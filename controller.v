==> flow/design.v <==
`timescale 1ns/1ns
module CU (input clk,cnt, input [2:0] op,output reg mem_read,ldir,EAsrc,ldEA,memread,ALUsrcA,fnc,ldpc,writesrc
		,mem_write,ldacc,ldcy,g23,clraccond,idpccond,output reg [2:0] mem_src,ALUsrcB,pcsrc=2'b00);
	reg [3:0] ps,ns=0;
	always@(ps, op) begin
		ns = 0;
		case(ps)
			0 : ns = 1;
			1 : if( (op[0] & (~cnt))==1 && op!=3'b111) ns = 2;
				else if( ((~op[0]) & ~cnt)==1 && op!=3'b111) begin
					if(op==3'b000)
						ns = 6;
					if(op==3'b001)
						ns=5;
					if(op==3'b010)
						ns=10;
					if(op==3'b011)
						ns=8;
					if(op==3'b100)
						ns=4;
					if(op==3'b101)
						ns=3;
				end
				else
					ns = 7;
			2 : if( (op[0] & (~cnt))==1 && op!=3'b111) ns = 2;
				else if( ((~op[0]) & ~cnt)==1 && op!=3'b111) begin
					if(op==3'b000)
						ns = 6;
					if(op==3'b001)
						ns=5;
					if(op==3'b010)
						ns=10;
					if(op==3'b011)
						ns=8;
					if(op==3'b100)
						ns=4;
					if(op==3'b101)
						ns=3;
				end
			3 : ns = 0;
			4 : ns = 0;
			5 : ns = 0;
			6 : ns = 0;
			7 : ns = 0;
			8 : ns = 0;
			9 : ns = 0;
			10 : ns = 0;
			11 : ns = 0;
			12 : ns = 0;
		endcase
	end
	always@(op,ps,clk)begin
		mem_src = 2'b00;
		ALUsrcB=2'b00;
		pcsrc=2'b00;
		mem_read=0;
		ldir = 0;
		EAsrc=0;
		ldEA=0;
		memread=0;
		ALUsrcA = 0;
		fnc=0;
		ldpc=0;
		writesrc=0;
		mem_write=0;
		ldacc=0;
		ldcy=0;
		g23=0;
		clraccond=0;
		idpccond=0;
		case (ps)
			0 : begin mem_src = 2'b00; mem_read=1; ldir = 1; end 		 
			1 : begin mem_src=2'b10; EAsrc=1; ldEA=1; memread=1; ALUsrcA=1; ALUsrcB=2'b10; pcsrc=2'b01;
				ldpc=1; fnc=1; end 								 
			2 : begin mem_src=2'b11; EAsrc=1; ldEA=1;memread=1; end   
			3 : begin pcsrc=2'b00; ldpc=1; mem_src=2'b01; writesrc=0; mem_write=1; end    
			4 : begin pcsrc=2'b00; ldpc=1; end   
			5 : begin ALUsrcA=0; ALUsrcB=2'b00; ldacc=1; ldcy=1; fnc=1; end    
			6 : begin ALUsrcA=0; ALUsrcB=2'b00; ldacc=1; fnc=0; end 			 
			7 : begin ALUsrcA=1; ALUsrcB=2'b10; pcsrc=2'b01; fnc=1; g23=1; end   
			8 : begin ALUsrcA=0; ALUsrcB=2'b01; clraccond=1; fnc=1; end   
			9 : begin mem_src=2'b01; writesrc=1; mem_write=1; end   
			10 : begin mem_src=2'b01; mem_read=1; ALUsrcA=1; ALUsrcB=2'b10; fnc=1; end
			11 : begin ALUsrcA=1; ALUsrcB=2'b00; pcsrc=2'b10; idpccond=1; fnc=1;  end
			12 : begin mem_src = 2'b01; writesrc=1; mem_write=1;  end
		endcase
	end
	always@(posedge  clk)
		ps <= ns;
endmodule
* From RTL to reports: CU *
Tool output for the design above, in the order of the flow.
Lines are those of the file above, counted from 1.
Library cell names are shortened.
A cell with -- has no value.

set-up
  top module = CU
  clock = clk
  standard-cell library = sky130hd
  timing corner = tt_025C_1v80

* Word level *
Yosys after proc, flatten, opt, wreduce and memory -nomap, before mapping. Enables and synchronous resets that opt folds into registers are not counted as muxes. Print and check cells are not counted. Equal cells are merged and count once.
Yosys's memory passes give these memory sizes; they may raise the number of words (mostly to a power of two), join words into wider ones and drop unused or constant bits.

word-level totals
  register bits = 4
  ROM bits = 336
  clocked read ports x word width = 21
  memories kept = 1
  input port bits = 5
  output and inout port bits = 24
  word-level cells = 31

operators by class
  equality and inequality tests = 10
  muxes and demuxes = 11
  bitwise logic cells = 4
  reduce/logical cells = 4

memories
  name              depth  bits a word  read ports  wr ports  line  source
  (name not given)  16     21           1           0         72    case (ps)

operators by type and width
  operator                                         number
  inverter 1 -> 32 bit                             2
  == test 32 x 1 -> 1 bit (second input constant)  2
  two-way mux 4 bit                                9
  bitwise AND 1 x 32 -> 32 bit                     1
  bitwise AND 32 bit                               1
  case mux 4 bit (select 3 bit)                    1
  == test 3 x 2 -> 1 bit (second input constant)   2
  == test 3 bit (second input constant)            2
  == test 4 x 1 -> 1 bit (second input constant)   1
  == test 4 x 2 -> 1 bit (second input constant)   1
  logical NOT 4 bit                                1
  == test 3 x 1 -> 1 bit (second input constant)   1
  inequality test 3 bit (second input constant)    1
  logical NOT 3 bit                                1
  two-way mux 3 bit                                1
  logical AND 1 bit                                2

* Depth *
Depth = most cells in a row (Yosys ltp): at word level without a register or memory, in the mapped netlist without a sequential cell, where the memories' decode and read muxes count.

depth
  depth in word-level cells = 10
  ABC_AREA = 1
  gate-level depth with buffers = 9
  gate-level depth less buffers = 9

* Netlist *
Source: synth_stat.txt of the flow (Yosys; design flattened, memories mapped). It holds for the ABC_AREA given above (unset counts as 0); a run with the other value may have another netlist.

mapped netlist
  mapped cells = 62
  chip area (Yosys) = 575.6 µm²
  sequential area = 260.2 µm²
  flip-flop cells = 13
  buffer cells = 14

cell types
  cell type  number  area in all (µm²)
  dfxtp_1    13      260.25
  buf_4      14      105.101
  ha_1       3       37.536
  inv_1      6       22.522
  nand3_1    4       20.019
  nand2_1    5       18.768
  nand2_2    3       18.768
  nand3_4    1       17.517
  inv_2      4       15.014
  nor2_2     2       12.512
  nand2_4    1       11.261
  nor2_4     1       11.261
  o21ai_2    1       8.758
  nor2_1     2       7.507
  a21oi_1    1       5.005
  conb_1     1       3.754

* Worst setup path after synthesis *
Source: OpenSTA report_checks on the synthesized netlist (no wires, ideal clock, input and output delay 20% of the period each), path of least setup slack; recovery checks are left aside. Register names are those of the netlist, which keeps one name where synthesis merged equal registers.

timing path after synthesis
  path type = reg-to-reg
  from = reg ps[1]
  to = reg (no name shown)
  period = 1.51 ns
  library setup time = 0.112 ns
  time at the first pin = 0.000 ns
  arrival time = 1.104 ns
  data required time = 1.398 ns
  path slack = 0.294 ns
  path delay = 1.216 ns
  driving pins on the path = 10
  path buffers = 0
  synthesis period reached = 1.216 ns

"path delay" is the arrival time less input delay plus setup time.
"driving pins on the path" counts driving pins, that of a launching flip-flop among them; a cell with two outputs on the path counts twice.
"synthesis period reached" is the clock period less the worst setup slack; recovery checks do not enter. This is arithmetic on one report: input and output delays are still those of the set period (20% each).
The rows between start and end are the longest chain of elaborated cells between them; the timing report does not say that the signal goes this way. Where chains are equally long, one stands for them.
A line is the first line of the expression or statement that the cell stems from. Yosys adds cells for indexed reads and writes and turns some case tables into memories.

between the ends, after synthesis
  cell sequence = dfxtp_1 > inv_2 > nand2_2 > nor2_4 > nand2_4 > nand2_2 > inv_2 > ha_1 > inv_1 > nor2_1
  length of the longest elaborated chain = 2
  elaborated cells on any way between the ends = 4
  RTL lines with such cells = 1
  those cells by class = eq/ne: 2; mux: 1; reduce/logical: 1

RTL lines, path after synthesis
  what                           line  source
  start: declaration             4     reg [3:0] ps,ns=0;
  start: assignment              90    ps <= ns;
  == test 4 x 2 -> 1 bit         7     case(ps)
  case mux 4 bit (select 3 bit)  7

Some nets on the timed path still bear RTL names; the line given drives or declares the net.

nets with RTL names, path after synthesis
  net    line
  ns[0]  7

* Timing after layout *
From the final timing report of run A: the path of least setup slack in the routed layout; clock arrival at registers is part of the times.

timing path after layout
  path type = reg-to-output
  from = reg (no name shown)
  to = out memread
  period = 3.01 ns
  output delay = 0.60 ns
  time at the first pin = 0.26 ns
  arrival time = 1.17 ns
  data required time = 2.41 ns
  path slack = 1.24 ns
  driving pins on the path = 2
  path buffers = 1

between the ends, after layout
  cell sequence = dfxtp_1 > clkdlybuf4s50_1

RTL lines, path after layout
  what              line  source
  end: declaration  2     module CU (input clk,cnt, input [2:0] op,output reg mem_read,ldir,EAsrc,ldEA,memread,ALUsrcA,fnc,ldpc,writesrc

No chain of elaborated cells between the ends is given.

Subject: CU on sky130hd, stored results

Hello all,

Settings and measured results of 2 stored flow runs for module CU (sky130hd), not sorted in any way. The constraints put input and output delay at 20% of the set period each and load the outputs with 0.01 pF.
"clock period reached" = clock period - worst setup slack. The figure is calculated, with input and output delays left at 20% of the set period.
By "critical setup path time" is meant the share of the clock period that the worst setup path is allowed (20% is reserved at inputs, 20% at outputs), minus its slack. Clock arrival times at its registers enter into it.
"total power of the final layout": no workload was simulated; the value follows from the tool's default switching activity.
Settings: - = not set for that run.

name                                    run A          run B
period_ns                               3.01           1.9
CORE_UTILIZATION                        21             36
PLACE_DENSITY                           0.94           -
CORE_MARGIN                             7              7
ABC_AREA                                1              -
GPL_TIMING_DRIVEN                       1              -
CTS_CLUSTER_SIZE                        46             -
CAP_MARGIN                              25             35
SLEW_MARGIN                             20             20
MIN_ROUTING_LAYER                       met1           -
SETUP_SLACK_MARGIN                      -              0.06
PLACE_DENSITY_LB_ADDON                  -              0.27
CTS_CLUSTER_DIAMETER                    -              180
sum of negative setup slack (ns)        0.000          0.000
smallest hold slack (ns)                0.562          0.531
clock period reached (ns)               1.774          1.684
total power of the final layout (mW)    0.4465         0.5156
die size (µm²)                          4,402.3        2,918.7
worst setup slack after layout (ns)     1.236          0.216
standard-cell area after layout (µm²)   768.2          760.7
mapped cell area after synthesis (µm²)  575.6          576.8
utilization of the finished layout (%)  30.2           50.5
critical setup path time (ns)           1.17           1.30
type of the worst setup path            reg-to-output  input-to-reg

Thanks
